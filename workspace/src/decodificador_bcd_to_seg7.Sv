==> flow/design.v <==
module decodificador_bcd_to_seg7 (
    input  logic clk, rst,
    input  logic [3:0] bcd_in,
    input  logic key_valid,
    output logic [6:0] bcd1, bcd2, bcd3, bcd4, bcd5, bcd6
);
    logic [3:0] digits [5:0];
    function logic [6:0] bcd_to_7seg(input logic [3:0] bcd);
        case (bcd)
            4'h0: bcd_to_7seg = 7'b0111111;
            4'h1: bcd_to_7seg = 7'b0000110;
            4'h2: bcd_to_7seg = 7'b1011011;
            4'h3: bcd_to_7seg = 7'b1001111;
            4'h4: bcd_to_7seg = 7'b1100110;
            4'h5: bcd_to_7seg = 7'b1101101;
            4'h6: bcd_to_7seg = 7'b1111101;
            4'h7: bcd_to_7seg = 7'b0000111;
            4'h8: bcd_to_7seg = 7'b1111111;
            4'h9: bcd_to_7seg = 7'b1100111;
            4'hA: bcd_to_7seg = 7'b1110111;  
            4'hB: bcd_to_7seg = 7'b1111100;  
            4'hC: bcd_to_7seg = 7'b0111001;  
            4'hD: bcd_to_7seg = 7'b1011110;  
            4'hE: bcd_to_7seg = 7'b1111001;  
            4'hF: bcd_to_7seg = 7'b1110001;  
            default: bcd_to_7seg = 7'b0000000;
        endcase
    endfunction
    always_ff @(posedge clk or posedge rst) begin
        if (rst) begin
            digits[0] <= 4'd0;
            digits[1] <= 4'd0;
            digits[2] <= 4'd0;
            digits[3] <= 4'd0;
            digits[4] <= 4'd0;
            digits[5] <= 4'd0;
        end else if (key_valid) begin
            digits[5] <= digits[4];
            digits[4] <= digits[3];
            digits[3] <= digits[2];
            digits[2] <= digits[1];
            digits[1] <= digits[0];
            digits[0] <= bcd_in;  
        end
    end
    assign bcd1 = ~bcd_to_7seg(digits[0]);
    assign bcd2 = ~bcd_to_7seg(digits[1]);
    assign bcd3 = ~bcd_to_7seg(digits[2]);
    assign bcd4 = ~bcd_to_7seg(digits[3]);
    assign bcd5 = ~bcd_to_7seg(digits[4]);
    assign bcd6 = ~bcd_to_7seg(digits[5]);
endmodule
## From RTL to reports: decodificador_bcd_to_seg7

The steps from the RTL of decodificador_bcd_to_seg7 to its reports follow in flow order.
Lines are those of the file above, counted from 1.
Cell names lack the library's common part.
A cell with - has no value.

- Top module: decodificador_bcd_to_seg7
- Clock input: clk
- Library: sky130hd
- Library corner: tt_025C_1v80

## Elaborated design

Source: Yosys, flattened and elaborated. Widths are those after wreduce; folded enables and synchronous resets count as part of the registers. Registers that Yosys merges into a memory's read port (data or address) are not register bits. Print and check cells do not count. Equal cells are merged and count once.
Memory sizes are those after Yosys's memory passes, which may raise the word count (mostly to a power of two), join words into wider ones and drop unused or constant bits.

- Add/sub/neg operators: 0
- $mul: 0
- Div/mod/pow operators: 0
- $lt $le $gt $ge: 0
- Equality and inequality tests: 0
- Shift-type cells: 0
- Multiplexer cells: 0
- Bitwise logic cells: 6
- Reductions and logical operators: 0

Operator list:

| cell | count |
|---|---|
| inverter 7 bit | 6 |

- Register bits: 24
- Latch bits: 0
- Bits in writable memories: 0
- ROM bits: 672
- Word width x clocked read ports: 0
- Memories kept: 6
- Bits of input ports: 7
- Output and inout bits: 42
- Cells after elaboration: 18

Memories:

| memory | words | bits a word | read ports | wr ports | line | source |
|---|---|---|---|---|---|---|
| (name not given) | 16 | 7 | 1 | 0 | 9 | `case (bcd)` |
| (name not given) | 16 | 7 | 1 | 0 | 9 |  |
| (name not given) | 16 | 7 | 1 | 0 | 9 |  |
| (name not given) | 16 | 7 | 1 | 0 | 9 |  |
| (name not given) | 16 | 7 | 1 | 0 | 9 |  |
| (name not given) | 16 | 7 | 1 | 0 | 9 |  |

## Depth

Yosys ltp: most cells in a row. Word level: on the elaborated netlist, between registers, memories and ports. Mapped: between sequential cells and ports; inverters and the memories' decode and read muxes count.

- Depth after elaboration: 1
- ABC_AREA: 0
- Mapped depth: 5
- Mapped depth without buffers: 5

## Mapped cells and area

The flow's flattened synthesis, as Yosys stat reports it; memories are mapped. The netlist is that of the ABC_AREA named above (0 if unset); the other value can give another one.
Totals and module areas in this step are rounded.

- Cells in the netlist: 282
- Mapped area: 2,331 µm²
- Sequential part of the area: 600.6 µm²
- Mapped flip-flops: 24
- Buffer cells: 21

Cells by type:

| cell | count |
|---|---|
| dfrtp_1 | 24 |
| ha_1 | 30 |
| o21ai_0 | 44 |
| mux2_2 | 12 |
| nand2_1 | 30 |
| mux2i_1 | 10 |
| nor2_1 | 22 |
| a21oi_1 | 16 |
| inv_1 | 19 |
| a22o_1 | 8 |
| buf_6 | 6 |
| nor2b_4 | 4 |
| or3b_1 | 6 |
| nand3_1 | 10 |
| buf_2 | 8 |
| a31o_2 | 4 |
| a211oi_1 | 4 |
| clkbuf_1 | 7 |

Not listed: further types 9, cells in them 18.

## Timing after synthesis

Path of least setup slack by OpenSTA after synthesis, without wires, with an ideal clock, recovery checks aside; 20% of the period is set as input and as output delay. Where synthesis merged equal registers, the netlist keeps one of their names.

- Path type: reg2out
- Start point: reg digits[3][1]
- End point: out bcd4[0]
- Clock period: 2.99 ns
- External output delay: 0.598 ns
- Time at the first pin: 0.000 ns
- Arrival: 1.385 ns
- Data required time: 2.392 ns
- Setup slack: 1.007 ns
- Delay of the path: 1.385 ns
- Stages on the path: 6
- Buffers on the path: 0
- Synthesis period reached: 1.983 ns

"delay of the path" is the arrival time less input delay plus setup time.
A path that ends at an output port has no setup time.
"stages on the path" counts driving pins, that of a launching flip-flop among them; a cell with two outputs on the path counts twice.
"synthesis period reached" = period - worst setup slack (recovery checks aside). The figure is calculated, with input and output delays left at 20% of the set period.
Between the ends stands the longest chain of elaborated cells between them, by number of cells; it is not shown to be the way that was timed. Of several equally long chains one is given.
Each line given opens the expression or statement behind the cell; cells for indexed reads and writes are added by Yosys, which also makes memories of some case tables.
A memory read counts as a cell of the chain, while the word-level depth stops at memories.

- Cells stage by stage: dfrtp_1 > inv_1 > ha_1 > and2b_1 > or3b_1 > o21ai_1
- Length of the longest elaborated chain: 2
- Elaborated cells on any way between the ends: 2

RTL lines, path post-synthesis:

| element | line | source |
|---|---|---|
| start, declared | 7 | `logic [3:0] digits [5:0];` |
| start, assigned | 34 | `digits[3] <= 4'd0;` |
| start, assigned | 40 | `digits[3] <= digits[2];` |
| memory (16 x 7 bit) | 9 | `case (bcd)` |
| inverter 7 bit | 49 | `assign bcd4 = ~bcd_to_7seg(digits[3]);` |
| end, declared | 5 | `output logic [6:0] bcd1, bcd2, bcd3, bcd4, bcd5, bcd6` |

## Timing after layout

From the final timing report of flow run 2: the path of least setup slack in the routed layout; clock arrival at registers is part of the times.

- Path type: reg2out
- Start point: reg digits[3][0]
- End point: out bcd4[0]
- Clock period: 2.09 ns
- External output delay: 0.42 ns
- Time at the first pin: 0.27 ns
- Arrival: 1.64 ns
- Data required time: 1.67 ns
- Setup slack: 0.03 ns
- Stages on the path: 7
- Buffers on the path: 2

Between the ends stands the longest chain of elaborated cells between them, by number of cells; it is not shown to be the way that was timed. Of several equally long chains one is given.
A memory read counts as a cell of the chain, while the word-level depth stops at memories.

- Cells stage by stage: dfrtp_1 > buf_6 > ha_4 > and2b_1 > or3b_1 > o21ai_2 > buf_2
- Length of the longest elaborated chain: 2
- Elaborated cells on any way between the ends: 2

RTL lines, path after layout:

| element | line | source |
|---|---|---|
| start, declared | 7 | `logic [3:0] digits [5:0];` |
| start, assigned | 34 | `digits[3] <= 4'd0;` |
| start, assigned | 40 | `digits[3] <= digits[2];` |
| memory (16 x 7 bit) | 9 | `case (bcd)` |
| inverter 7 bit | 49 | `assign bcd4 = ~bcd_to_7seg(digits[3]);` |
| end, declared | 5 | `output logic [6:0] bcd1, bcd2, bcd3, bcd4, bcd5, bcd6` |

--- measured runs ---
Stored flow runs of decodificador_bcd_to_seg7 (2 of them; Yosys, OpenROAD, sky130hd). They differ in their settings and are not a sequence. Constraints: input delay and output delay 20% of the set period each, output load 0.01 pF.
"period achieved" is the run's clock period less its worst setup slack. It is reckoned from that one timing run; input and output delays stay at 20% of the period that was set.
"worst setup path time" is the time allowed to the run's worst setup path (the clock period less input and output delay, where it has them) less its slack. Clock arrival times count: a late capture clock shortens it, a late launch clock lengthens it.
"total power of the final layout" is the tool's figure for a default switching activity; nothing was simulated.
Values from the reports are rounded here.

### Flow run 1

Settings: `period_ns=1.45`, `CORE_UTILIZATION=62`, `SETUP_SLACK_MARGIN=0.06`, `PLACE_DENSITY_LB_ADDON=0.08`, `CELL_PAD_IN_SITES_GLOBAL_PLACEMENT=2`, `CAP_MARGIN=20`, `CORE_MARGIN=2`, `SLEW_MARGIN=20`

Incomplete, placement halted on FLW-0024.

### Flow run 2

Settings: `period_ns=2.09`, `SETUP_SLACK_MARGIN=0.39`, `CAP_MARGIN=20`, `CORE_MARGIN=2`, `CORE_UTILIZATION=40`, `SLEW_MARGIN=20`

- Chip area after synthesis (Yosys): 2,331 µm²
- Die footprint: 6,454 µm²
- Worst setup path time: 1.64 ns
- Class of the worst setup path: reg2out
- Total power of the final layout: 2,881 µW
- Final design utilization: 0.738
- Period achieved: 2.056 ns
- Total negative slack: 0.000 ns
- Worst setup slack after layout: 0.034 ns
--- end ---
